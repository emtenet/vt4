==> flow/design.v <==
`default_nettype none
`timescale 1ns / 1ps
package types;
    localparam YES = 1'b1;
    localparam NO = 1'b0;
    localparam HIGH = 1'b1;
    localparam LOW = 1'b0;
    localparam ALWAYS = 1'b1;
    localparam NEVER = 1'b0;
endpackage
import types::*;
`default_nettype none
`timescale 1ns / 1ps
module clock_synchronizer
#(
    parameter EXTRA_DEPTH = 0
)
(
    input   wire       clk,
    input   wire       bit_in,
    output  reg        bit_out
);
    localparam DEPTH = 2 + EXTRA_DEPTH;
    reg [DEPTH-1:0] synchronizer;
    initial begin
        synchronizer = {DEPTH{1'b0}};
    end
    always @(posedge clk) begin
        synchronizer <= {synchronizer[DEPTH-2:0], bit_in};
    end
    always @(*) begin
        bit_out = synchronizer[DEPTH-1];
    end
endmodule
`default_nettype none
`timescale 1ns / 1ps
module debouncer
#(
    parameter CYCLES = 0
)
(
    input   wire        clk,
    input   wire        reset_low,
    input   wire        bit_in,
    output  reg         bit_out
);
    localparam CYCLES_WIDTH = (CYCLES == 0) ? 0 : $clog2(CYCLES);
    localparam CYCLES_ZERO = {CYCLES_WIDTH{1'b0}};
    wire synced;
    clock_synchronizer for_bit_in
    (
        .clk(clk),
        .bit_in(bit_in),
        .bit_out(synced)
    );
    wire pos_edge;
    wire any_edge;
    edge_detector on_synced
    (
        .clk(clk),
        .reset_low(reset_low),
        .level(synced),
        .pos_edge(pos_edge),
        .any_edge(any_edge)
    );
    reg [CYCLES_WIDTH-1:0] cycles;
    initial begin
        cycles = CYCLES_ZERO;
        bit_out = LOW;
    end
    always @(posedge clk) begin
        if (reset_low == LOW) begin
            cycles <= CYCLES_ZERO;
            bit_out <= LOW;
        end else if (cycles > CYCLES_ZERO) begin
            cycles <= cycles - 1;
        end else if (any_edge == YES) begin
            cycles <= CYCLES;
            bit_out <= pos_edge;
        end
    end
endmodule
`default_nettype none
`timescale 1ns / 1ps
module edge_detector
(
    input   wire        clk,
    input   wire        reset_low,
    input   wire        level,
    output  reg         pos_edge,
    output  reg         neg_edge,
    output  reg         any_edge
);
    reg previous = LOW;
    always @(posedge clk) begin
        if (reset_low == LOW) begin
            previous <= LOW;
        end else begin
            previous <= level;
        end
    end
    always @(*) begin
        pos_edge = (level == HIGH) && (previous == LOW);
        neg_edge = (level == LOW) && (previous == HIGH);
        any_edge = pos_edge | neg_edge;
    end
endmodule
`default_nettype none
`timescale 1ns / 1ps
module uart
#(
    parameter CLK = 0,  
    parameter BAUD = 0  
)
(
    input   wire        clk,
    input   wire        reset_low,
    input   wire        rx_pin,
    input   wire        rx_ready,
    output  reg         rx_valid,
    output  wire [7:0]  rx_byte,
    output  wire        tx_pin,
    output  wire        tx_ready,
    input   wire        tx_valid,
    input   wire [7:0]  tx_byte
);
    wire        rx_debounced;
    debouncer
    #(
        .CYCLES(255)
    )
    for_uart_rx
    (
        .clk(clk),
        .reset_low(reset_low),
        .bit_in(rx_pin),
        .bit_out(rx_debounced)
    );
    uart_rx
    #(
        .CLK(CLK),
        .BAUD(BAUD)
    )
    uart_rx
    (
        .clk(clk),
        .reset_low(reset_low),
        .pin(rx_debounced),
        .data_ready(rx_ready),
        .data_valid(rx_valid),
        .data_byte(rx_byte)
    );
    uart_tx
    #(
        .CLK(CLK),
        .BAUD(BAUD)
    )
    uart_tx
    (
        .clk(clk),
        .reset_low(reset_low),
        .pin(tx_pin),
        .data_ready(tx_ready),
        .data_valid(tx_valid),
        .data_byte(tx_byte)
    );
endmodule
`default_nettype none
`timescale 1ns / 1ps
module uart_rx
#(
    parameter CLK = 0,  
    parameter BAUD = 0  
)
(
    input   wire        clk,
    input   wire        reset_low,
    input   wire        pin,
    input   wire        data_ready,
    output  reg         data_valid,
    output  reg [7:0]   data_byte
);
    wire        pin_rising;
    wire        pin_falling;
    wire        pin_changed;
    edge_detector on_pin
    (
        .clk(clk),
        .reset_low(reset_low),
        .level(pin),
        .pos_edge(pin_rising),
        .neg_edge(pin_falling),
        .any_edge(pin_changed)
    );
    localparam CYCLES           = (CLK / BAUD);
    localparam CYCLES_STOP      = CYCLES - 1;
    localparam CYCLES_HALF      = (CYCLES / 2);
    localparam CYCLES_WIDTH     = $clog2(CYCLES);
    logic [CYCLES_WIDTH-1:0]    cycles_half;
    logic [CYCLES_WIDTH-1:0]    cycles_stop;
    always_comb begin
        cycles_half = CYCLES_HALF[CYCLES_WIDTH-1:0];
        cycles_stop = CYCLES_STOP[CYCLES_WIDTH-1:0];
    end
    localparam STATE_IDLE       = 4'd0;
    localparam STATE_START_BIT  = 4'd1;
    localparam STATE_0_BIT      = 4'd2;
    localparam STATE_1_BIT      = 4'd3;
    localparam STATE_2_BIT      = 4'd4;
    localparam STATE_3_BIT      = 4'd5;
    localparam STATE_4_BIT      = 4'd6;
    localparam STATE_5_BIT      = 4'd7;
    localparam STATE_6_BIT      = 4'd8;
    localparam STATE_7_BIT      = 4'd9;
    localparam STATE_STOP_BIT   = 4'd10;
    reg [3:0]               state;
    reg [CYCLES_WIDTH-1:0]  cycles;
    initial begin
        data_byte = 0;
        data_valid = NO;
        state = STATE_IDLE;
        cycles = 0;
    end
    always_ff @(posedge clk) begin
        if (data_ready && data_valid) begin
            data_valid <= NO;
        end
        case (state)
            STATE_IDLE: begin
                if (pin_falling) begin
                    data_valid <= NO;
                    state <= state + 1;
                    cycles <= cycles_half;
                end
            end
            STATE_START_BIT: begin
                if (cycles == cycles_stop) begin
                    state <= state + 1;
                    cycles <= 0;
                end else begin
                    cycles <= cycles + 1;
                end
            end
            STATE_0_BIT,
            STATE_1_BIT,
            STATE_2_BIT,
            STATE_3_BIT,
            STATE_4_BIT,
            STATE_5_BIT,
            STATE_6_BIT,
            STATE_7_BIT: begin
                if (cycles == cycles_stop) begin
                    data_byte <= {pin, data_byte[7:1]};
                    state <= state + 1;
                    cycles <= 0;
                end else begin
                    cycles <= cycles + 1;
                end
            end
            STATE_STOP_BIT: begin
                if (cycles == cycles_stop) begin
                    if (pin == HIGH) begin
                        data_valid <= YES;
                    end else begin
                    end
                    state <= STATE_IDLE;
                    cycles <= 0;
                end else begin
                    cycles <= cycles + 1;
                end
            end
            default: begin
            end
        endcase
        if (reset_low == LOW) begin
            data_byte <= 0;
            data_valid <= NO;
            state <= STATE_IDLE;
            cycles <= 0;
        end
    end
endmodule
`default_nettype none
`timescale 1ns / 1ps
module uart_tx
#(
    parameter CLK = 0,  
    parameter BAUD = 0  
)
(
    input   wire        clk,
    input   wire        reset_low,
    output  logic       pin,
    output  logic       data_ready,
    input   wire        data_valid,
    input   wire [7:0]  data_byte
);
    localparam CYCLES           = (CLK / BAUD);
    localparam CYCLES_STOP      = CYCLES - 1;
    localparam CYCLES_WIDTH     = $clog2(CYCLES);
    logic [CYCLES_WIDTH-1:0]    cycles_stop;
    always_comb begin
        cycles_stop = CYCLES_STOP[CYCLES_WIDTH-1:0];
    end
    localparam STATE_STOP_BIT   = 4'd0;
    localparam STATE_START_BIT  = 4'd7;
    localparam STATE_0_BIT      = 4'd8;
    localparam STATE_1_BIT      = 4'd9;
    localparam STATE_2_BIT      = 4'd10;
    localparam STATE_3_BIT      = 4'd11;
    localparam STATE_4_BIT      = 4'd12;
    localparam STATE_5_BIT      = 4'd13;
    localparam STATE_6_BIT      = 4'd14;
    localparam STATE_7_BIT      = 4'd15;
    reg [3:0]               state;
    reg [CYCLES_WIDTH-1:0]  cycles;
    reg                     start;
    reg [7:0]               data;
    initial begin
        state = STATE_STOP_BIT;
        cycles = 0;
        start = NO;
        data = 0;
    end
    always_comb begin
        data_ready = NO;
        pin = HIGH;
        case (state)
            STATE_STOP_BIT: begin
                data_ready = ~start;
            end
            STATE_START_BIT: begin
                pin = LOW;
            end
            STATE_0_BIT,
            STATE_1_BIT,
            STATE_2_BIT,
            STATE_3_BIT,
            STATE_4_BIT,
            STATE_5_BIT,
            STATE_6_BIT,
            STATE_7_BIT: begin
                pin = data[0];
            end
            default: begin
            end
        endcase
        if (reset_low == LOW) begin
            data_ready = NO;
        end
    end
    always_ff @(posedge clk) begin
        if (data_ready && data_valid) begin
            start <= YES;
            data <= data_byte;
        end
        if (cycles == cycles_stop) begin
            cycles <= 0;
            case (state)
                STATE_STOP_BIT: begin
                    if (start) begin
                        start <= NO;
                        state <= STATE_START_BIT;
                    end
                end
                STATE_START_BIT: begin
                    state <= state + 1;
                end
                STATE_0_BIT,
                STATE_1_BIT,
                STATE_2_BIT,
                STATE_3_BIT,
                STATE_4_BIT,
                STATE_5_BIT,
                STATE_6_BIT,
                STATE_7_BIT: begin
                    data <= {LOW, data[7:1]};
                    state <= state + 1;
                end
                default: begin
                end
            endcase
        end else begin
            cycles <= cycles + 1;
        end
        if (reset_low == LOW) begin
            state <= STATE_STOP_BIT;
            cycles <= 0;
            start <= NO;
            data <= 0;
        end
    end
endmodule
---- Tool chain data of uart ----
The steps from the RTL of uart to its reports follow in flow order.
Lines are those of the file above, counted from 1.
Operators: Yosys type, input widths -> output width; for muxes data width and select width s.
Cell names lack the library's common part.
A cell with -- has no value.
inputs
  design top .............................. uart
  clock ................................... clk
  cell library ............................ sky130hd
  library corner .......................... tt_025C_1v80

---- Word level ----
Source: Yosys, flattened and elaborated, memories not mapped. Widths are those after wreduce. Registers that Yosys merges into a memory's read port (data or address) are not register bits. Print and check cells do not count. Equal cells are merged and count once.
word-level totals
  output and inout bits ................... 11
  register bits ........................... 43
  elaborated cells ........................ 97
  bits of input ports ..................... 13
operators by class
  bitwise gates (word level) .............. 7
  add/subtract/negate cells ............... 5
  equality and inequality tests ........... 25
  multiplexer cells ....................... 25
  $lt $le $gt $ge ......................... 1
  reduce/logical cells .................... 21
operators by type and width
  kind                 number
  $eq 4x4->1 const B   11
  $mux 8               5
  $eq 4x3->1 const B   5
  $reduce_or 9->1      2
  $reduce_or 8->1      2
  $mux 4               4
  $pmux 4 s3           1
  $reduce_or 10->1     1
  $mux 1               10
  $add 4x1->4 const B  2
  $eq 4x2->1 const B   2
  $logic_not 4->1      2
  $sub 8x1->8 const B  1
  $gt 8x1->1 const B   1
  $pmux 4 s2           1
  $not 1->1            6
  $ne 2x1->1 const B   3
  $reduce_and 2->1     3
  $logic_and 1x1->1    5
  $add 2x1->2 const B  2
  $eq 2x2->1 const B   2
  $reduce_bool 2->1    2
  $eq 4x1->1 const B   1
  $reduce_and 4->1     1
  $reduce_bool 4->1    1
  $pmux 1 s2           2
  $mux 2               2
  $reduce_and 3->1     1
Not listed: further kinds 3, cells in them 3.

---- Depth ----
Yosys ltp: most cells in a row. Word level: on the elaborated netlist, between registers, memories and ports. Mapped: between sequential cells and ports; inverters and the memories' decode and read muxes count.
depth
  depth in word-level cells ............... 8
  ABC_AREA ................................ 0
  depth in mapped cells ................... 7
  gate-level depth less buffers ........... 5

---- Synthesis result ----
Source: synth_stat.txt of the flow (Yosys; design flattened, memories mapped). It holds for the ABC_AREA given above (unset counts as 0); a run with the other value may have another netlist.
The area totals of this step are shown rounded.
mapped netlist
  area of sequential cells ................ 780 um2
  cell area after synthesis ............... 1900 um2
  mapped flip-flops ....................... 39
  standard cells after synthesis .......... 217
  buffer cells ............................ 15
cell types
  cell type  number  total area (um2)
  dfxtp_1    39      780.749
  o21ai_0    26      130.125
  a21oi_1    18      90.086
  ha_1       7       87.584
  nand4_1    10      62.56
  nand3_1    11      55.053
  o311a_1    5       50.048
  nand3b_1   6       45.043
  a31oi_1    7       43.792
  clkbuf_1   9       33.782
  nand2_1    9       33.782
  inv_1      8       30.029
  a221oi_1   3       26.275
  buf_2      5       25.024
  nor2b_1    4       25.024
  nor3_1     5       25.024
  or4_4      2       22.522
  mux2i_1    2       20.019
Other cell types: 30; their cells: 41.
The figures by module come from a second, unflattened synthesis with its own total; it is not the netlist above.
second synthesis, totals
  cells (unflattened synthesis) ........... 218
  area total of the unflattened synthesis .. 1900 um2
Rows give one instance, submodules left out.
by module
  module                   area (um2)  times used  sequential area (um2)  cells
  uart_tx                  740         1           260                    92
  uart_rx                  560         1           260                    57
  debouncer #(CYCLES=255)  480         1           180                    53
  edge_detector            63          2           20                     7
  clock_synchronizer       40          1           40                     2
  uart                     0.0         1           0.0                    0

---- Worst setup path after synthesis ----
Source: OpenSTA report_checks on the synthesized netlist (no wires, ideal clock, input and output delay 20% of the period each), path of least setup slack; recovery checks are left aside. Register names are those of the netlist, which keeps one name where synthesis merged equal registers.
timing post-synthesis
  kind .................................... flip-flop to output port
  from .................................... register uart_tx.state[0]
  to ...................................... output port tx_pin
  launch time at the first pin ............ 0.000 ns
  slack ................................... 0.306 ns
  period .................................. 2.36 ns
  path delay .............................. 1.582 ns
  arrival ................................. 1.582 ns
  required time ........................... 1.888 ns
  buffers on the path ..................... 2
  driving pins on the path ................ 7
  external output delay ................... 0.472 ns
  period reached after synthesis .......... 2.054 ns
"path delay" = arrival - input delay + setup time.
A path that ends at an output port has no setup time.
"driving pins on the path": output pins that drive a net of the path, with the launching flip-flop's if there is one; two outputs of one cell count as two.
"period reached after synthesis" is the clock period less the worst setup slack; recovery checks do not enter. This is arithmetic on one report: input and output delays are still those of the set period (20% each).
Between the ends stands the longest chain of elaborated cells between them, by number of cells; it is not shown to be the way that was timed. Of several equally long chains one is given.
Each line given opens the expression or statement behind the cell; cells for indexed reads and writes are added by Yosys, which also makes memories of some case tables.
At most two assigning lines are given for a register; there are more.
between the ends, post-synthesis
  cells stage by stage .................... dfxtp_1 inv_1 ha_1 o41ai_2 buf_2 buf_2 o22a_1
  cells in the longest elaborated chain ... 3
  elaborated cells between the ends (all ways) .. 11
  those cells by class .................... 9 x eq/ne; 1 x mux; 1 x reduce/logical
ends and longest elaborated chain, post-synthesis
  element             line  source
  start: declaration  315   reg [3:0]               state;
  start: assignment   367   state <= state + 1;
  start: assignment   378   state <= state + 1;
  $eq 4x4->1          328   case (state)
  $reduce_or 8->1     328
  $pmux 1 s2          328
  end: declaration    122   output  wire        tx_pin,

---- Timing after layout ----
Path of least setup slack in the final report of run 1 (OpenROAD, finished layout, wires in). Where an end is a register, its clock arrival counts in the times.
timing after layout
  kind .................................... flip-flop to output port
  from .................................... register uart_tx.state[1]
  to ...................................... output port tx_pin
  driving pins on the path ................ 6
  slack ................................... 0.28 ns
  external output delay ................... 0.50 ns
  buffers on the path ..................... 2
  arrival ................................. 1.72 ns
  launch time at the first pin ............ 0.35 ns
  required time ........................... 2.00 ns
  period .................................. 2.5 ns
Between the ends stands the longest chain of elaborated cells between them, by number of cells; it is not shown to be the way that was timed. Of several equally long chains one is given.
At most two assigning lines are given for a register; there are more.
between the ends, after layout
  cells stage by stage .................... dfxtp_4 buf_4 ha_2 o41ai_4 o22a_1 buf_2
  cells in the longest elaborated chain ... 3
  elaborated cells between the ends (all ways) .. 11
  those cells by class .................... 9 x eq/ne; 1 x mux; 1 x reduce/logical
ends and longest elaborated chain, after layout
  element             line  source
  start: declaration  315   reg [3:0]               state;
  start: assignment   367   state <= state + 1;
  start: assignment   378   state <= state + 1;
  $eq 4x4->1          328   case (state)
  $reduce_or 8->1     328
  $pmux 1 s2          328
  end: declaration    122   output  wire        tx_pin,

Ticket comment

Measured results for uart: 2 stored runs of the Yosys and OpenROAD flow on sky130hd. The settings differ; the order carries no meaning. The constraints put input and output delay at 20% of the set period each and load the outputs with 0.01 pF.
"achieved period" means the clock period less the worst setup slack. The figure is calculated, with input and output delays left at 20% of the set period.
By "critical setup path time" is meant the share of the clock period that the worst setup path is allowed (20% is reserved at inputs, 20% at outputs), minus its slack. Clock arrival times at its registers enter into it.
By "total power of the final layout" is meant OpenSTA's value without simulated activity: inputs other than the clock are taken to toggle once in ten clock periods, and the tool carries that through the logic.
The measured numbers are rounded.

---- run 1 ----
settings
  period_ns = 2.5
  CORE_UTILIZATION = 70
  SETUP_SLACK_MARGIN = 0.27
  PLACE_DENSITY_LB_ADDON = 0.11
  CORE_MARGIN = 9
  GPL_ROUTABILITY_DRIVEN = 0
  CTS_CLUSTER_DIAMETER = 181
  MIN_ROUTING_LAYER = met1
  MAX_ROUTING_LAYER = met5
  CAP_MARGIN = 20
  SLEW_MARGIN = 20
results
  total power of the final layout ......... 2.1 mW
  total die area .......................... 4900 um2
  achieved period ......................... 2.216 ns
  area of the synthesized netlist ......... 1900 um2
  total negative slack .................... 0.000 ns
  setup slack of the critical path ........ 0.28 ns
  utilization in the final report ......... 0.89
  critical setup path time ................ 1.72 ns
  worst setup path type ................... flip-flop to output port
  lowest hold slack ....................... 0.36 ns

---- run 2 ----
settings
  period_ns = 3.72
  CORE_UTILIZATION = 17
  PLACE_DENSITY_LB_ADDON = 0.17
  CORE_ASPECT_RATIO = 0.69
  CORE_MARGIN = 3
  ABC_AREA = 0
  GPL_TIMING_DRIVEN = 0
  MAX_ROUTING_LAYER = met4
  CAP_MARGIN = 20
  SLEW_MARGIN = 20
results
  total power of the final layout ......... 1.5 mW
  total die area .......................... 13000 um2
  achieved period ......................... 3.389 ns
  area of the synthesized netlist ......... 1900 um2
  total negative slack .................... 0.000 ns
  setup slack of the critical path ........ 0.33 ns
  utilization in the final report ......... 0.23
  critical setup path time ................ 2.65 ns
  worst setup path type ................... flip-flop to output port
  lowest hold slack ....................... 0.32 ns
