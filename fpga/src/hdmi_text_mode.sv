==> flow/design.v <==
`default_nettype none
`timescale 1ns / 1ps
package types;
    localparam YES = 1'b1;
    localparam NO = 1'b0;
    localparam HIGH = 1'b1;
    localparam LOW = 1'b0;
    localparam ALWAYS = 1'b1;
    localparam NEVER = 1'b0;
endpackage
import types::*;
`default_nettype none
`timescale 1ns / 1ps
module hdmi_text_mode
(
    input wire          clk,
    input wire          in_active,
    input wire          in_h_sync,
    input wire          in_v_sync,
    input wire          in_h_start,
    input wire          in_v_start,
    input wire [4:0]    top_row,
    output reg          out_active,
    output reg          out_h_sync,
    output reg          out_v_sync,
    output reg [4:0]    out_row,
    output reg [4:0]    out_row_pixel,
    output reg          out_border,
    output reg [6:0]    out_col,
    output reg          out_col_start,
    output reg [3:0]    out_col_pixel
);
    initial begin
        out_active = NO;
        out_h_sync = NO;
        out_v_sync = NO;
        out_row = 0;
        out_row_pixel = 0;
        out_border = NO;
        out_col = 0;
        out_col_start = NO;
        out_col_pixel = 0;
    end
    always @(posedge clk) begin
        out_active <= in_active;
        out_h_sync <= in_h_sync;
        out_v_sync <= in_v_sync;
        if (in_active) begin
            if (in_h_start) begin
                out_border <= NO;
                out_col <= 0;
                out_col_pixel <= 0;
                out_col_start <= YES;
            end else if (out_col_pixel == 4'd9) begin
                if (out_col == 99) begin
                    out_border <= YES;
                end else begin
                    out_border <= NO;
                end
                out_col <= out_col + 1;
                out_col_pixel <= 0;
                out_col_start <= YES;
            end else begin
                out_col_pixel <= out_col_pixel + 1;
                out_col_start <= NO;
            end
            if (in_h_start) begin
                if (in_v_start) begin
                    out_row <= top_row;
                    out_row_pixel <= 0;
                end else if (out_row_pixel == 5'd19) begin
                    out_row <= out_row + 1;
                    out_row_pixel <= 0;
                end else begin
                    out_row_pixel <= out_row_pixel + 1;
                end
            end
        end else begin
            out_border <= NO;
            out_col <= 0;
            out_col_pixel <= 0;
            out_col_start <= NO;
            out_row <= out_row;
            out_row_pixel <= out_row_pixel;
        end
    end
endmodule
# Step by step through the tools: hdmi_text_mode
# Tool output for the design above, in the order of the flow.
# Lines are those of the file above, counted from 1.
# Operators carry their Yosys type and port widths (W data, S select, Z words).
# Cell names lack the library's common part.
# A cell with - has no value.
# design
top_module	hdmi_text_mode
clock	clk
library	sky130hd
corner	tt_025C_1v80

# Word level
# Counts by Yosys on the flattened word-level netlist (proc, flatten, opt, wreduce; memories kept). Register bits leave out memories and registers merged into their read ports (data or address). Print and check cells are left out.
# word_totals
elab_cells	28
regBits	26
# op_classes
muxes	5
n_addsub	4
eq_ne	3
reduce_logical	6
bitwise	1
# op_table
operator	count
$add A5 B1 Y5 const B	2
$mux W5	2
$add A7 B1 Y7 const B	1
$eq A7 B7 Y1 const B	1
$eq A5 B5 Y1 const B	1
$reduce_or A2 Y1	2
$add A4 B1 Y4 const B	1
$eq A4 B4 Y1 const B	1
$reduce_and A3 Y1	1
$reduce_or A3 Y1	1
$mux W1	3
$reduce_and A2 Y1	1
$reduce_bool A2 Y1	1
$not A1 Y1	1

# Longest topological paths
# Depth = most cells in a row (Yosys ltp): at word level without a register or memory, in the mapped netlist without a sequential cell, where the memories' decode and read muxes count.
# depth
word_depth	3
ABC_AREA	0
depth_mapped	5
mapped_depth_nobuf	5

# Mapped cells and area
# Yosys stat after the flow's synthesis: flattened, memories mapped to cells. It holds for the ABC_AREA given above (unset counts as 0); a run with the other value may have another netlist.
# mapped
ff_cells	26
yosys_area_mm2	0.0011511
cells	109
# by_type
cell	count	type_area_um2
dfxtp_1	16	320.307
edfxtp_1	10	300.288
ha_1	5	62.56
xor2_1	5	43.792
nand2_1	11	41.29
nor2_1	10	37.536
o21ai_1	7	35.034
a21oi_1	6	30.029
nand4b_1	3	26.275
xnor2_1	3	26.275
nand4b_4	1	23.773
nand3_1	4	20.019
inv_1	5	18.768
nor2b_1	3	18.768
or3_1	3	18.768
or4_1	2	15.014
and2_1	2	12.512
mux2_1	1	11.261
# Not listed: further types 11, cells in them 12.

# Timing after synthesis
# Path of least setup slack by OpenSTA after synthesis, without wires, with an ideal clock, recovery checks aside; 20% of the period is set as input and as output delay. Where synthesis merged equal registers, the netlist keeps one of their names.
# synth_timing
kind	reg-to-reg
startpoint	register out_col_pixel[0]
endpoint	register out_col[5]
path_stages	5
setup_slack_ns	0.220
setup_time_ns	0.071
delay_ns	1.570
arrival_time_ns	1.499
period_ns	1.79
path_buffers	0
synth_period_reached_ns	1.57
# "delay_ns" = arrival - input delay + setup time.
# "path_stages" counts driving pins, that of a launching flip-flop among them; a cell with two outputs on the path counts twice.
# "synth_period_reached_ns" is the clock period less the worst setup slack; recovery checks do not enter. This is arithmetic on one report: input and output delays are still those of the set period (20% each).
# Between the ends stands the longest chain of elaborated cells between them, by number of cells; it is not shown to be the way that was timed. Of several equally long chains one is given.
# Each line given opens the expression or statement behind the cell; cells for indexed reads and writes are added by Yosys, which also makes memories of some case tables.
# At most two assigning lines are given for a register; there are more.
# synth_between
cell_sequence	dfxtp_1 -> ha_1 -> nand4b_4 -> or4_1 -> a21oi_1
elab_chain_cells	1
cells_between	1
# synth_rtl
item	line_no	rtl
start: declaration	31	output reg [3:0]    out_col_pixel
start: assignment	52	out_col_pixel <= 0;
start: assignment	64	out_col_pixel <= out_col_pixel + 1;
$eq A4 B4 Y1	54	end else if (out_col_pixel == 4'd9) begin
end: assignment	51	out_col <= 0;
end: assignment	60	out_col <= out_col + 1;
end: declaration	29	output reg [6:0]    out_col,

# Path in the finished layout
# From the final timing report of run A: the path of least setup slack in the routed layout; clock arrival at registers is part of the times.
# layout_timing
kind	reg-to-output
startpoint	register out_col_pixel[2]
endpoint	output out_col_pixel[2]
setup_slack_ns	0.59
arrival_time_ns	1.28
path_stages	2
period_ns	2.34
output_delay_ns	0.47
path_buffers	1
# At most two assigning lines are given for a register; there are more.
# layout_between
cell_sequence	dfxtp_2 -> clkdlybuf4s50_1
elab_chain_cells	0
cells_between	0
# layout_rtl
item	line_no	rtl
start: declaration	31	output reg [3:0]    out_col_pixel
start: assignment	52	out_col_pixel <= 0;
start: assignment	64	out_col_pixel <= out_col_pixel + 1;
end: declaration	31

# Module hdmi_text_mode, platform sky130hd: 2 stored runs of the flow (Yosys, OpenROAD) with differing settings, in no particular order. Input and output delays are each 20% of the period that was set; the output load is 0.01 pF.
# By "achievedPeriod_ns" is meant the clock period of the run minus its worst setup slack. This is arithmetic on one report: input and output delays are still those of the set period (20% each).
# "critical_path_time_ns": the worst setup path's part of the clock period (all of it between registers, 20% less for each end at a port) less its slack. A launch clock that arrives late makes it longer, a capture clock that arrives late makes it shorter.
# "totalPower_w" is the tool's figure for a default switching activity; nothing was simulated.
# Settings: - = not set for that run.
run	period_ns	CORE_UTILIZATION	SETUP_SLACK_MARGIN	PLACE_DENSITY_LB_ADDON	CORE_MARGIN	CELL_PAD_IN_SITES_GLOBAL_PLACEMENT	TNS_END_PERCENT	CAP_MARGIN	SLEW_MARGIN	CORE_ASPECT_RATIO	GPL_TIMING_DRIVEN	MIN_ROUTING_LAYER	MAX_ROUTING_LAYER	final_stdcell_area_mm2	ws_setup_ns	critical_path_time_ns	worst_setup_path_type	achievedPeriod_ns	hold_ws_ns	synth_area_mm2	total_die_area_mm2	totalPower_w	timing.setup.tns_ns	final_util_frac
run A	2.34	42	0.55	0.03	7	1	75	40	40	-	-	-	-	0.0016541	0.588	1.28	reg-to-output	1.752	0.458	0.0011511	0.0044023	0.0007966	0.000	0.65
run B	2.43	36	-	-	6	-	-	40	20	1.31	0	met2	met5	0.0016028	0.574	1.37	reg-to-output	1.856	0.479	0.0011511	0.004711	0.0008045	0.000	0.525
