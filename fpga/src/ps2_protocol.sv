==> flow/design.v <==
`default_nettype none
`timescale 1ns / 1ps
package types;
    localparam YES = 1'b1;
    localparam NO = 1'b0;
    localparam HIGH = 1'b1;
    localparam LOW = 1'b0;
    localparam ALWAYS = 1'b1;
    localparam NEVER = 1'b0;
endpackage
import types::*;
`default_nettype none
`timescale 1ns / 1ps
module edge_detector
(
    input   wire        clk,
    input   wire        reset_low,
    input   wire        level,
    output  reg         pos_edge,
    output  reg         neg_edge,
    output  reg         any_edge
);
    reg previous = LOW;
    always @(posedge clk) begin
        if (reset_low == LOW) begin
            previous <= LOW;
        end else begin
            previous <= level;
        end
    end
    always @(*) begin
        pos_edge = (level == HIGH) && (previous == LOW);
        neg_edge = (level == LOW) && (previous == HIGH);
        any_edge = pos_edge | neg_edge;
    end
endmodule
`default_nettype none
`timescale 1ns / 1ps
module ps2_protocol
(
    input   wire        clk,
    input   wire        reset_low,
    input   wire        ps2_clk_in,
    output  logic       ps2_clk_out,
    output  logic       ps2_clk_oe,
    input   wire        ps2_data_in,
    output  logic       ps2_data_out,
    output  logic       ps2_data_oe,
    output  logic       command_code_ready,
    input   wire        command_code_valid,
    input   wire [7:0]  command_code_byte,
    input   wire        command_code_ack_ready,
    output  reg         command_code_ack_valid,
    output  reg         command_code_ack_error,
    input   wire        scan_code_ready,
    output  reg         scan_code_valid,
    output  logic [7:0] scan_code_byte,
    output  reg         scan_code_error
);
    localparam START_BIT    = LOW;
    localparam STOP_BIT     = HIGH;
    localparam ACK_BIT      = LOW;
    localparam ODD_PARITY   = HIGH;
    wire        ps2_clk_rising;
    wire        ps2_clk_falling;
    wire        ps2_clk_changed;
    edge_detector on_ps2_clk
    (
        .clk(clk),
        .reset_low(reset_low),
        .level(ps2_clk_in),
        .pos_edge(ps2_clk_rising),
        .neg_edge(ps2_clk_falling),
        .any_edge(ps2_clk_changed)
    );
    logic       watchdog_clear;
    logic       watchdog_enabled;
    wire        watchdog_finished;
    timer
    #(
        .CLK_HZ(51_800_000),
        .TIMER_HZ(10_000 / 11)
    )
    watchdog
    (
        .clk(clk),
        .reset_low(reset_low),
        .clear(watchdog_clear),
        .enabled(watchdog_enabled),
        .finished(watchdog_finished)
    );
    logic       delay_clear;
    logic       delay_enabled;
    wire        delay_finished;
    timer
    #(
        .CLK_HZ(51_800_000),
        .TIMER_HZ(1_000_000 / 100)
    )
    delay
    (
        .clk(clk),
        .reset_low(reset_low),
        .clear(delay_clear),
        .enabled(delay_enabled),
        .finished(delay_finished)
    );
    localparam STATE_IDLE       = 5'd0;
    localparam STATE_RX_BIT_0   = 5'd5;
    localparam STATE_RX_BIT_1   = 5'd6;
    localparam STATE_RX_BIT_2   = 5'd7;
    localparam STATE_RX_BIT_3   = 5'd8;
    localparam STATE_RX_BIT_4   = 5'd9;
    localparam STATE_RX_BIT_5   = 5'd10;
    localparam STATE_RX_BIT_6   = 5'd11;
    localparam STATE_RX_BIT_7   = 5'd12;
    localparam STATE_RX_PARITY  = 5'd13;
    localparam STATE_RX_STOP    = 5'd14;
    localparam STATE_RX_END     = 5'd15;
    localparam STATE_TX_REQUEST = 5'd19;
    localparam STATE_TX_START   = 5'd20;
    localparam STATE_TX_BIT_0   = 5'd21;
    localparam STATE_TX_BIT_1   = 5'd22;
    localparam STATE_TX_BIT_2   = 5'd23;
    localparam STATE_TX_BIT_3   = 5'd24;
    localparam STATE_TX_BIT_4   = 5'd25;
    localparam STATE_TX_BIT_5   = 5'd26;
    localparam STATE_TX_BIT_6   = 5'd27;
    localparam STATE_TX_BIT_7   = 5'd28;
    localparam STATE_TX_PARITY  = 5'd29;
    localparam STATE_TX_STOP    = 5'd30;
    localparam STATE_TX_ACK     = 5'd31;
    reg [4:0]   state;
    logic       state_is_tx;
    reg [7:0]   scan_code;
    reg         scan_code_parity;
    reg         scan_code_success;
    reg [9:0]   command_code_frame;
    logic       command_code_parity;
    reg         command_code_success;
    always_comb begin
        state_is_tx = state[4];
        command_code_ready = (state == STATE_IDLE) && (reset_low == HIGH);
        command_code_parity = ~(^ command_code_byte);
        scan_code_byte = scan_code;
    end
    logic       did_rx_start;
    logic       did_rx_bit;
    logic       did_rx_parity;
    logic       was_rx_success;
    logic       did_rx_end;
    logic       did_tx_start;
    logic       did_tx_bit;
    logic       was_tx_success;
    logic       did_tx_end;
    logic       next_state;
    always_comb begin
        ps2_clk_oe = NO;
        ps2_clk_out = LOW;
        ps2_data_oe = NO;
        ps2_data_out = command_code_frame[0];
        watchdog_clear = NO;
        watchdog_enabled = (state != STATE_IDLE);
        delay_clear = NO;
        delay_enabled = NO;
        did_rx_start = NO;
        did_rx_bit = NO;
        did_rx_parity = NO;
        was_rx_success = NO;
        did_rx_end = NO;
        did_tx_start = NO;
        did_tx_bit = NO;
        was_tx_success = NO;
        did_tx_end = NO;
        next_state = NO;
        case (state)
            STATE_IDLE: begin
                if (command_code_valid == YES) begin
                    did_tx_start = YES;
                    watchdog_clear = YES;
                    delay_clear = YES;
                end else if (ps2_clk_falling == YES) begin
                    if (ps2_data_in == START_BIT) begin
                        did_rx_start = YES;
                        watchdog_clear = YES;
                    end
                end
            end
            STATE_RX_BIT_0,
            STATE_RX_BIT_1,
            STATE_RX_BIT_2,
            STATE_RX_BIT_3,
            STATE_RX_BIT_4,
            STATE_RX_BIT_5,
            STATE_RX_BIT_6,
            STATE_RX_BIT_7: begin
                if (ps2_clk_falling == YES) begin
                    next_state = YES;
                    did_rx_bit = YES;
                    did_rx_parity = YES;
                end
            end
            STATE_RX_PARITY: begin
                if (ps2_clk_falling == YES) begin
                    next_state = YES;
                    did_rx_parity = YES;
                end
            end
            STATE_RX_STOP: begin
                if (ps2_clk_falling == YES) begin
                    next_state = YES;
                    was_rx_success = YES;
                    delay_clear = YES;
                end
            end
            STATE_RX_END: begin
                delay_enabled = YES;
                if (delay_finished == YES) begin
                    did_rx_end = YES;
                end
            end
            STATE_TX_REQUEST: begin
                ps2_clk_oe = YES;
                ps2_data_oe = YES;
                delay_enabled = YES;
                if (delay_finished == YES) begin
                    next_state = YES;
                end
            end
            STATE_TX_START: begin
                ps2_data_oe = YES;
                if (ps2_clk_falling == YES) begin
                    watchdog_clear = YES;
                    next_state = YES;
                    did_tx_bit = YES;
                end
            end
            STATE_TX_BIT_0,
            STATE_TX_BIT_1,
            STATE_TX_BIT_2,
            STATE_TX_BIT_3,
            STATE_TX_BIT_4,
            STATE_TX_BIT_5,
            STATE_TX_BIT_6,
            STATE_TX_BIT_7,
            STATE_TX_PARITY: begin
                ps2_data_oe = YES;
                if (ps2_clk_falling == YES) begin
                    next_state = YES;
                    did_tx_bit = YES;
                end
            end
            STATE_TX_STOP: begin
                if (ps2_clk_falling == YES) begin
                    next_state = YES;
                    was_tx_success = YES;
                    delay_clear = YES;
                end
            end
            STATE_TX_ACK: begin
                delay_enabled = YES;
                if (delay_finished == YES) begin
                    did_tx_end = YES;
                end
            end
            default: begin
            end
        endcase
    end
    initial begin
        state = STATE_IDLE;
        scan_code_valid = NO;
        scan_code = 8'b0;
        scan_code_parity = LOW;
        scan_code_success = NO;
        scan_code_error = NO;
        command_code_frame = 10'b0;
        command_code_success = NO;
        command_code_ack_valid = NO;
        command_code_ack_error = NO;
    end
    always_ff @(posedge clk) begin
        if (scan_code_valid == YES && scan_code_ready == YES) begin
            scan_code_valid <= NO;
            scan_code <= 8'b0;
        end
        if (command_code_ack_valid == YES && command_code_ack_ready == YES) begin
            command_code_ack_valid <= NO;
            command_code_ack_error <= NO;
        end
        if (did_rx_start == YES) begin
            state <= STATE_RX_BIT_0;
            scan_code_valid <= NO;
            scan_code_parity <= LOW;
        end
        if (did_rx_bit == YES) begin
            scan_code <= {ps2_data_in, scan_code[7:1]};
        end
        if (did_rx_parity == YES) begin
            scan_code_parity <= scan_code_parity ^ ps2_data_in;
        end
        if (was_rx_success == YES) begin
            scan_code_success <= (scan_code_parity == ODD_PARITY)
                              && (ps2_data_in == STOP_BIT);
        end
        if (did_rx_end == YES) begin
            state <= STATE_IDLE;
            scan_code_valid <= scan_code_success;
            scan_code_error <= ~scan_code_success;
        end
        if (did_tx_start == YES) begin
            state <= STATE_TX_REQUEST;
            command_code_frame <= {command_code_parity, command_code_byte, START_BIT};
            command_code_ack_valid <= NO;
            command_code_ack_error <= NO;
        end
        if (did_tx_bit == YES) begin
            command_code_frame <= {STOP_BIT, command_code_frame[9:1]};
        end
        if (was_tx_success) begin
            command_code_success <= (ps2_data_in == ACK_BIT);
        end
        if (did_tx_end) begin
            state <= STATE_IDLE;
            command_code_ack_valid <= YES;
            command_code_ack_error <= ~command_code_success;
        end
        if (next_state == YES) begin
            state <= state + 1;
        end
        if (watchdog_enabled == YES && watchdog_finished == YES) begin
            state <= STATE_IDLE;
            if (state_is_tx == YES) begin
                command_code_ack_valid <= YES;
                command_code_ack_error <= YES;
            end else begin
                scan_code_error <= YES;
            end
        end
        if (reset_low == LOW) begin
            state <= STATE_IDLE;
            scan_code_valid <= NO;
            scan_code <= 8'b0;
            scan_code_parity <= LOW;
            scan_code_success <= NO;
            scan_code_error <= NO;
            command_code_frame <= 10'b0;
            command_code_success <= NO;
            command_code_ack_valid <= NO;
            command_code_ack_error <= NO;
        end
    end
endmodule
`default_nettype none
`timescale 1ns / 1ps
module timer
#(
    parameter CLK_HZ = 0,
    parameter TIMER_HZ = 0
)
(
    input   wire        clk,
    input   wire        reset_low,
    input   wire        clear,
    input   wire        enabled,
    output  logic       finished
);
    localparam CYCLES = CLK_HZ / TIMER_HZ;
    localparam CYCLES_WIDTH = (CYCLES == 0) ? 0 : $clog2(CYCLES);
    localparam CYCLES_START = {CYCLES_WIDTH{1'b0}};
    localparam CYCLES_STOP  = {CYCLES_WIDTH{1'b1}};
    reg [CYCLES_WIDTH-1:0] cycles;
    initial begin
        cycles = CYCLES_START;
    end
    always_comb begin
        finished = (cycles == CYCLES_STOP);
    end
    always_ff @(posedge clk) begin
        if (reset_low == LOW) begin
            cycles <= CYCLES_START;
        end else if (clear == YES) begin
            cycles <= CYCLES_START;
        end else if (enabled == YES) begin
            cycles <= cycles + 1;
        end
    end
endmodule
# Step by step through the tools: ps2_protocol
# What the tools print for ps2_protocol, step after step.
# Line numbers count from 1 in the design file above.
# Cell names lack the library's common part.
# Not given: n/a
# design
top_module,ps2_protocol
clock,clk
library,sky130hd
corner,tt_025C_1v80

# Word-level counts
# Yosys after proc, flatten, opt, wreduce and memory -nomap, before mapping. Memory bits, and registers merged into a memory's read port (data or address), are not among the register bits. Print and check cells are not counted. Equal cells are merged and count once.
# word_totals
regBits,60
latch_bits,0
mem_bits_rw,0
rom_bits,0
clocked_rd_ports_x_width,0
memories,0
wordCells,122
# op_classes
add_sub_neg,3
n_mul,0
div,0
compare,0
n_eq,26
shift,0
mux,49
bitwise,7
reduce_logical,24
# ops
op,n
== test 5 bit with constant B,13
== test 5 x 4 -> 1 bit with constant B,8
2-to-1 mux 1 bit,37
2-to-1 mux 5 bit,5
OR reduction 21 bit,1
2-to-1 mux 10 bit,2
adder 16 x 1 -> 16 bit with constant B,1
== test 16 bit with constant B,1
2-to-1 mux 8 bit,2
== test 5 x 3 -> 1 bit with constant B,3
adder 13 x 1 -> 13 bit with constant B,1
== test 13 bit with constant B,1
OR reduction 11 bit,1
OR reduction 10 bit,1
nonzero test 5 bit,2
OR reduction 9 bit,1
OR reduction 2 bit,4
OR reduction 8 bit,1
parity 8 bit,1
logical AND 1 bit,6
NOT 1 bit,6
nonzero test 2 bit,3
parallel mux 1 bit (select 2 bit),3
adder 5 x 1 -> 5 bit with constant B,1
zero test 5 bit,1
nonzero test 3 bit,1
OR reduction 3 bit,1
XOR 1 bit,1

# Longest topological paths
# Longest topological path by Yosys (ltp), each cell counted once; first at word level (registers and memories cut), then after technology mapping (sequential cells cut; the memories' decode and read muxes count).
# depth
depth_word,10
abc_area,0
ltp_mapped,8

# Synthesis result
# Yosys stat after the flow's synthesis: flattened, memories mapped to cells. It holds for the ABC_AREA given above (unset counts as 0); a run with the other value may have another netlist.
# The area totals of this step are shown rounded.
# by_type
cell,n
dfxtp_1,60
nor2_1,49
xnor2_1,20
nand2_1,44
nand3_1,25
a21oi_1,23
ha_1,9
xor2_1,12
o211ai_1,11
a311oi_1,8
nand4_1,11
nor3_1,9
inv_1,11
o21ai_0,8
buf_2,7
nand4bb_4,1
clkbuf_1,7
and2_1,4
# Other cell types: 35; their cells: 53.
# mapped
cells,372
area_mm2,0.003075
ffs,60
buffers,15
# The figures by module come from a second, unflattened synthesis with its own total; it is not the netlist above.
# hier_totals
hier_cells,382
hier_area_mm2,0.003278
# Each row is one instance without its submodules.
# modules
mod,n_inst,n_cells,mod_area_mm2
ps2_protocol,1,214,0.001768
timer,1,90,0.000802
timer,1,71,0.0006456
edge_detector,1,7,0.0000626

# Path before layout
# OpenSTA on the mapped netlist: ideal clock, no wires. The path of least setup slack (recovery checks aside). Input and output delay are each 20% of the period. Register names are those of the netlist, which keeps one name where synthesis merged equal registers.
# synth_path
path_type,flip-flop to flip-flop
start,reg state[0]
end,reg state[3]
clock_period_ns,2.25
launch_ns,0.000
arrival_ns,1.977
setup_slack_ns,0.198
path_delay_ns,2.051
path_stages,7
n_path_buf,0
synth_period_reached_ns,2.052
# "path_delay_ns" is the arrival time less input delay plus setup time.
# "path_stages" counts driving pins, that of a launching flip-flop among them; a cell with two outputs on the path counts twice.
# "synth_period_reached_ns" is the clock period less the worst setup slack; recovery checks do not enter. This is arithmetic on one report: input and output delays are still those of the set period (20% each).
# The rows between start and end are the longest chain of elaborated cells between them; the timing report does not say that the signal goes this way. Where chains are equally long, one stands for them.
# A line is the first line of the expression or statement that the cell stems from. Yosys adds cells for indexed reads and writes and turns some case tables into memories.
# A register here has more assigning lines than the two given.
# synth_via
cell_sequence,dfxtp_1 > ha_1 > nand4bb_4 > or4_4 > o211a_2 > or3_1 > a31oi_1
elab_chain_cells,7
cells_between,41
# synth_lines
element,line,source
from (decl),133,reg [4:0]   state;
from (assign),292,state <= STATE_RX_BIT_0;
from (assign),329,state <= state + 1;
zero test 5 bit,176,case (state)
2-to-1 mux 1 bit,176,
2-to-1 mux 5 bit,291,if (did_rx_start == YES) begin
2-to-1 mux 5 bit,306,if (did_rx_end == YES) begin
2-to-1 mux 5 bit,311,if (did_tx_start == YES) begin
2-to-1 mux 5 bit,323,if (did_tx_end) begin
2-to-1 mux 5 bit,328,if (next_state == YES) begin
to (assign),324,state <= STATE_IDLE;
to (assign),329,
to (decl),133,

# Path in the finished layout
# Path of least setup slack in the final report of stored run 1 (OpenROAD, finished layout, wires in). Where an end is a register, its clock arrival counts in the times.
# layout_path
path_type,flip-flop to output port
start,reg state[0]
end,out command_code_ready
clock_period_ns,4.26
out_delay_ns,0.85
launch_ns,0.33
arrival_ns,2.40
setup_slack_ns,1.01
path_stages,6
n_path_buf,1
# The rows between start and end are the longest chain of elaborated cells between them; the timing report does not say that the signal goes this way. Where chains are equally long, one stands for them.
# A register here has more assigning lines than the two given.
# layout_via
cell_sequence,dfxtp_1 > inv_1 > ha_1 > or4b_1 > nor2_1 > clkdlybuf4s50_1
elab_chain_cells,2
cells_between,2
# layout_lines
element,line,source
from (decl),133,reg [4:0]   state;
from (assign),292,state <= STATE_RX_BIT_0;
from (assign),329,state <= state + 1;
zero test 5 bit,143,command_code_ready = (state == STATE_IDLE) && (reset_low == HIGH);
logical AND 1 bit,143,
to (decl),49,"output  logic       command_code_ready,"

2 stored runs of ps2_protocol in the flow (synthesis by Yosys, layout by OpenROAD, sky130hd cells), in arbitrary order. Constraints: input delay and output delay 20% of the set period each, output load 0.01 pF.
"achieved_clock_period_ns": clock period set for the run, less the worst setup slack. It is reckoned from that one timing run; input and output delays stay at 20% of the period that was set.
"worstPathTime_ns" = time allowed to the worst setup path (clock period - input delay - output delay, where it has them) - its slack; a late launch clock adds to it, a late capture clock takes from it.
The measured numbers are rounded.

Stored run 1, flow files:
==> flow/run.sh <==
#!/bin/bash
# the make line also repeats the synthesis and layout settings of config.mk as NAME=value (left out here)
make -C /OpenROAD-flow-scripts/flow DESIGN_CONFIG=/design/flow/config.mk WORK_HOME=/design/flow/orfs CLKGATE_MAP_FILE= finish
==> flow/config.mk <==
export PLATFORM = sky130hd
export DESIGN_NAME = ps2_protocol
export DESIGN_NICKNAME = ps2_protocol
export VERILOG_FILES = /design/flow/design.v
export SDC_FILE = /design/flow/constraint.sdc
export NUM_CORES = 4
export LEC_CHECK = 0
export CAP_MARGIN = 20
export CORE_MARGIN = 2
export CORE_UTILIZATION = 40
export SLEW_MARGIN = 20
==> flow/constraint.sdc <==
create_clock -name core_clock -period 4.26 [get_ports {clk}]
set_input_delay 0.8520 -clock core_clock [delete_from_list [all_inputs] [get_ports {clk}]]
set_output_delay 0.8520 -clock core_clock [all_outputs]
set_load 0.01 [all_outputs]

==> results of stored run 1, as CSV <==
result,value
final_setup_ws_ns,1.009
final_util_pct,49.1
dieArea_mm2,0.008406
final_hold_ws_ns,0.475
yosys_chip_area_mm2,0.003075
worstPathTime_ns,2.40
worstPathKind,"flip-flop to output port"
achieved_clock_period_ns,3.251
cell_area_final_mm2,0.003602

Stored run 2, flow files:
==> flow/run.sh <==
#!/bin/bash
# the make line also repeats the synthesis and layout settings of config.mk as NAME=value (left out here)
make -C /OpenROAD-flow-scripts/flow DESIGN_CONFIG=/design/flow/config.mk WORK_HOME=/design/flow/orfs CLKGATE_MAP_FILE= finish
==> flow/config.mk <==
export PLATFORM = sky130hd
export DESIGN_NAME = ps2_protocol
export DESIGN_NICKNAME = ps2_protocol
export VERILOG_FILES = /design/flow/design.v
export SDC_FILE = /design/flow/constraint.sdc
export NUM_CORES = 4
export LEC_CHECK = 0
export CAP_MARGIN = 20
export CORE_MARGIN = 2
export CORE_UTILIZATION = 64
export PLACE_DENSITY_LB_ADDON = 0.23
export SETUP_SLACK_MARGIN = 0.9
export SLEW_MARGIN = 20
==> flow/constraint.sdc <==
create_clock -name core_clock -period 3.09 [get_ports {clk}]
set_input_delay 0.6180 -clock core_clock [delete_from_list [all_inputs] [get_ports {clk}]]
set_output_delay 0.6180 -clock core_clock [all_outputs]
set_load 0.01 [all_outputs]

==> results of stored run 2, as CSV <==
result,value
final_setup_ws_ns,0.655
final_util_pct,81.4
dieArea_mm2,0.005376
final_hold_ws_ns,0.478
yosys_chip_area_mm2,0.003075
worstPathTime_ns,1.82
worstPathKind,"flip-flop to output port"
achieved_clock_period_ns,2.435
cell_area_final_mm2,0.00382
